==> flow/design.v <==
module top(
    input CLK100MHZ,
    output [3:0] ja,  
    output [2:0] jb   
    );
    localparam N=32; 
    logic [3:0]   hex;  
    logic [N-1:0] cnt;  
    always @ (posedge CLK100MHZ)
    begin
        cnt <= cnt + 1;
    end 
    assign hex = cnt[N-1:N-5];  
    led8seg ledL (.hex(hex), .seg( { jb[2:0], ja[3:0] } ));
endmodule
module led8seg(
    input  [3:0] hex,  
    output [6:0] seg   
    );
assign seg = hex==0 ? 7'b0111111 : 
             hex==1 ? 7'b0000110 :
             hex==2 ? 7'b1011011 :
             hex==3 ? 7'b1001111 :
             hex==4 ? 7'b1100100 :
             hex==5 ? 7'b1101101 :
             hex==6 ? 7'b1111101 : 
             hex==7 ? 7'b0000111 : 
             hex==8 ? 7'b1111111 : 
             hex==9 ? 7'b1101111 : 
             hex==4'hA ? 7'b1110111 : 
             hex==4'hB ? 7'b1111100 : 
             hex==4'hC ? 7'b0111001 : 
             hex==4'hD ? 7'b1011110 : 
             hex==4'hE ? 7'b1111001 : 
             hex==4'hF ? 7'b1110001 : 
             7'b0000000;  
endmodule
Step by step through the tools: top. What the tools print for top, step after step. Lines are those of the file above, counted from 1. Not given: --

Top module: top. Clock input: CLK100MHZ. Library: sky130hd. Library corner: tt_025C_1v80.

Word-level counts. Source: Yosys, flattened and elaborated, memories not mapped. Widths are those after wreduce; folded enables and synchronous resets count as part of the registers. Registers that Yosys merges into a memory's read port (data or address) are not register bits. Print and check cells do not count. Equal cells are merged and count once.

The entry for register bits reads 32. Under output and inout port bits stands 7.

The entry for mux-type cells reads 16. The entry for add/subtract/negate cells reads 1. The figure for reductions and logical operators is 1. The entry for equal/unequal tests reads 15.

Operator list (count): 7-bit 2-to-1 mux (16); 32-bit by 1-bit adder with 32-bit output with constant B (1); 4-bit == test with constant B (8); 4-bit by 3-bit == test with 1-bit output with constant B (4); 4-bit by 2-bit == test with 1-bit output with constant B (2); 4-bit by 1-bit == test with 1-bit output with constant B (1); 4-bit zero test (1).

Depth. Yosys ltp: most cells in a row. Word level: on the elaborated netlist, between registers, memories and ports. Mapped: between sequential cells and ports; inverters and the memories' decode and read muxes count.

The figure for depth in word-level cells is 17. Under ABC_AREA stands 0. The entry for mapped depth reads 6. The entry for gate-level depth less buffers reads 5.

Synthesis result. The flow's flattened synthesis, as Yosys stat reports it; memories are mapped. The netlist is that of the ABC_AREA named above (0 if unset); the other value can give another one. The area totals of this step are shown rounded.

For area of sequential cells the number is 620.6 um^2. Mapped flip-flops: 31. The figure for cells in the netlist is 156. The entry for cell area after synthesis reads 1426 um^2.

Cells by type: sky130_fd_sc_hd__dfxtp_1 (count 31, total area 620.595 um^2); sky130_fd_sc_hd__xnor2_1 (count 18, total area 157.651 um^2); sky130_fd_sc_hd__xor2_1 (count 12, total area 105.101 um^2); sky130_fd_sc_hd__nand3_1 (count 15, total area 75.072 um^2); sky130_fd_sc_hd__nand4_1 (count 9, total area 56.304 um^2); sky130_fd_sc_hd__nor2_1 (count 13, total area 48.797 um^2); sky130_fd_sc_hd__nand2_1 (count 12, total area 45.043 um^2); sky130_fd_sc_hd__and3_1 (count 6, total area 37.536 um^2); sky130_fd_sc_hd__a21oi_1 (count 7, total area 35.034 um^2); sky130_fd_sc_hd__and4_1 (count 3, total area 26.275 um^2); sky130_fd_sc_hd__nor3_1 (count 5, total area 25.024 um^2); sky130_fd_sc_hd__nand4_4 (count 1, total area 21.27 um^2); sky130_fd_sc_hd__nor4_4 (count 1, total area 21.27 um^2); sky130_fd_sc_hd__nand2b_1 (count 3, total area 18.768 um^2); sky130_fd_sc_hd__nor2b_1 (count 3, total area 18.768 um^2); sky130_fd_sc_hd__o22a_1 (count 2, total area 17.517 um^2); sky130_fd_sc_hd__ha_1 (count 1, total area 12.512 um^2); sky130_fd_sc_hd__buf_6 (count 1, total area 11.261 um^2).

Other cell types: 9; their cells: 13. By module: a second synthesis without flattening, with its own total; a netlist apart from the flattened one above.

The entry for cells (unflattened synthesis) reads 146. Area (unflattened synthesis): 1468 um^2.

Rows give one instance, submodules left out.

By module: top (instances 1, cells 113, area 1259 um^2, sequential area 620.6 um^2); led8seg (instances 1, cells 33, area 209.0 um^2, sequential area 0.0 um^2).

Path before layout. Source: OpenSTA report_checks on the synthesized netlist (no wires, ideal clock, input and output delay 20% of the period each), path of least setup slack; recovery checks are left aside. Register names are those of the netlist, which keeps one name where synthesis merged equal registers.

Kind: flip-flop to flip-flop. Start: register cnt[0]. End: register cnt[28]. Library setup time: 0.072 ns. For launch time at the first pin the number is 0.000 ns. The entry for data required time reads 1.858 ns. Clock period: 1.93 ns. Under path delay stands 1.657 ns. Under path buffers stands 1. Under arrival time stands 1.585 ns. For setup slack the number is 0.274 ns. The entry for driving pins on the path reads 7. Synthesis period reached: 1.656 ns.

"path delay" = arrival - input delay + setup time. "driving pins on the path": output pins that drive a net of the path, with the launching flip-flop's if there is one; two outputs of one cell count as two. "synthesis period reached" is the clock period less the worst setup slack; recovery checks do not enter. This is arithmetic on one report: input and output delays are still those of the set period (20% each). The rows between start and end are the longest chain of elaborated cells between them; the timing report does not say that the signal goes this way. Where chains are equally long, one stands for them. Each line given opens the expression or statement behind the cell; cells for indexed reads and writes are added by Yosys, which also makes memories of some case tables.

Path through: sky130_fd_sc_hd__dfxtp_1 sky130_fd_sc_hd__ha_1 sky130_fd_sc_hd__nand2_1 sky130_fd_sc_hd__or4_4 sky130_fd_sc_hd__buf_6 sky130_fd_sc_hd__nor4_4 sky130_fd_sc_hd__xor2_1. Length of the longest elaborated chain: 1. Elaborated cells on any way between the ends: 1. Under source lines of those cells stands 1. Those cells by class: add/sub: 1.

RTL lines, path after synthesis: start: declaration (RTL line 8) `logic [N-1:0] cnt;`; start: assignment (RTL line 11) `cnt <= cnt + 1;`; 32-bit by 1-bit adder with 32-bit output (RTL line 11); end: assignment (RTL line 11); end: declaration (RTL line 8).

Path in the finished layout. From the final timing report of run 2: the path of least setup slack in the routed layout; clock arrival at registers is part of the times.

Kind: flip-flop to output port. Start: register cnt[29]. End: output ja[0]. For setup slack the number is -0.38 ns. The entry for data required time reads 0.90 ns. Under arrival time stands 1.28 ns. Clock period: 1.13 ns. For launch time at the first pin the number is 0.28 ns. Under path buffers stands 3. For output delay the number is 0.23 ns. The entry for driving pins on the path reads 6.

The rows between start and end are the longest chain of elaborated cells between them; the timing report does not say that the signal goes this way. Where chains are equally long, one stands for them.

Path through: sky130_fd_sc_hd__dfxtp_4 sky130_fd_sc_hd__nor2b_4 sky130_fd_sc_hd__buf_4 sky130_fd_sc_hd__buf_4 sky130_fd_sc_hd__a21oi_2 sky130_fd_sc_hd__buf_2. Length of the longest elaborated chain: 17. Elaborated cells on any way between the ends: 32. Under source lines of those cells stands 16. Those cells by class: eq/ne: 15; mux: 16; reduce/logical: 1.

RTL lines, path post-layout: start: declaration (RTL line 8) `logic [N-1:0] cnt;`; start: assignment (RTL line 11) `cnt <= cnt + 1;`; 4-bit == test (RTL line 35) `hex==4'hF ? 7'b1110001 :`; 7-bit 2-to-1 mux (RTL line 35); 7-bit 2-to-1 mux (RTL line 34) `hex==4'hE ? 7'b1111001 :`; 7-bit 2-to-1 mux (RTL line 33) `hex==4'hD ? 7'b1011110 :`; 7-bit 2-to-1 mux (RTL line 32) `hex==4'hC ? 7'b0111001 :`; 7-bit 2-to-1 mux (RTL line 31) `hex==4'hB ? 7'b1111100 :`; 7-bit 2-to-1 mux (RTL line 30) `hex==4'hA ? 7'b1110111 :`; [... 3 more ...]; 7-bit 2-to-1 mux (RTL line 26) `hex==6 ? 7'b1111101 :`; 7-bit 2-to-1 mux (RTL line 25) `hex==5 ? 7'b1101101 :`; 7-bit 2-to-1 mux (RTL line 24) `hex==4 ? 7'b1100100 :`; 7-bit 2-to-1 mux (RTL line 23) `hex==3 ? 7'b1001111 :`; 7-bit 2-to-1 mux (RTL line 22) `hex==2 ? 7'b1011011 :`; 7-bit 2-to-1 mux (RTL line 21) `hex==1 ? 7'b0000110 :`; 7-bit 2-to-1 mux (RTL line 20) `assign seg = hex==0 ? 7'b0111111 :`; end: declaration (RTL line 3) `output [3:0] ja,`.

Design top on sky130hd. What follows are 2 stored runs of the flow, each under its own settings; their order means nothing. The constraints put input and output delay at 20% of the set period each and load the outputs with 0.01 pF. "period reached": clock period set for the run, less the worst setup slack. It is reckoned from that one timing run; input and output delays stay at 20% of the period that was set. "critical setup path time" is the time allowed to the run's worst setup path (the clock period less input and output delay, where it has them) less its slack. Clock arrival times count: a late capture clock shortens it, a late launch clock lengthens it. By "total power of the final layout" is meant OpenSTA's value without simulated activity: inputs other than the clock are taken to toggle once in ten clock periods, and the tool carries that through the logic. The measured numbers are rounded.

Run 1 has these settings: period_ns 1.16; CORE_UTILIZATION 61; SETUP_SLACK_MARGIN -0.06; CORE_ASPECT_RATIO 1.38; CELL_PAD_IN_SITES_GLOBAL_PLACEMENT 0; CELL_PAD_IN_SITES_DETAIL_PLACEMENT 2; TNS_END_PERCENT 35; GPL_TIMING_DRIVEN 0; GPL_ROUTABILITY_DRIVEN 0; CAP_MARGIN 15; SLEW_MARGIN 10; CORE_MARGIN 2. Outcome: unfinished; error DPL-0033 in placement.

Run 2 has these settings: period_ns 1.13; CORE_UTILIZATION 23; SETUP_SLACK_MARGIN -0.07; PLACE_DENSITY 0.38; GPL_ROUTABILITY_DRIVEN 0; MIN_ROUTING_LAYER met2; CAP_MARGIN 20; CORE_MARGIN 2; SLEW_MARGIN 20. The mapped cell area after synthesis is 1426 um^2. The area of the die reads 6848 um^2. The measured standard-cell area after routing is 2406 um^2. The final design utilization is 40.4 %. For the worst setup slack after layout the run shows -0.376 ns. The measured final setup TNS is -6.853 ns. The measured worst hold slack in the final report is 0.486 ns. The total power of the final layout stands at 2233 µW. The period reached comes to 1.506 ns. The critical setup path time comes to 1.28 ns. Type of the worst setup path: flip-flop to output port.
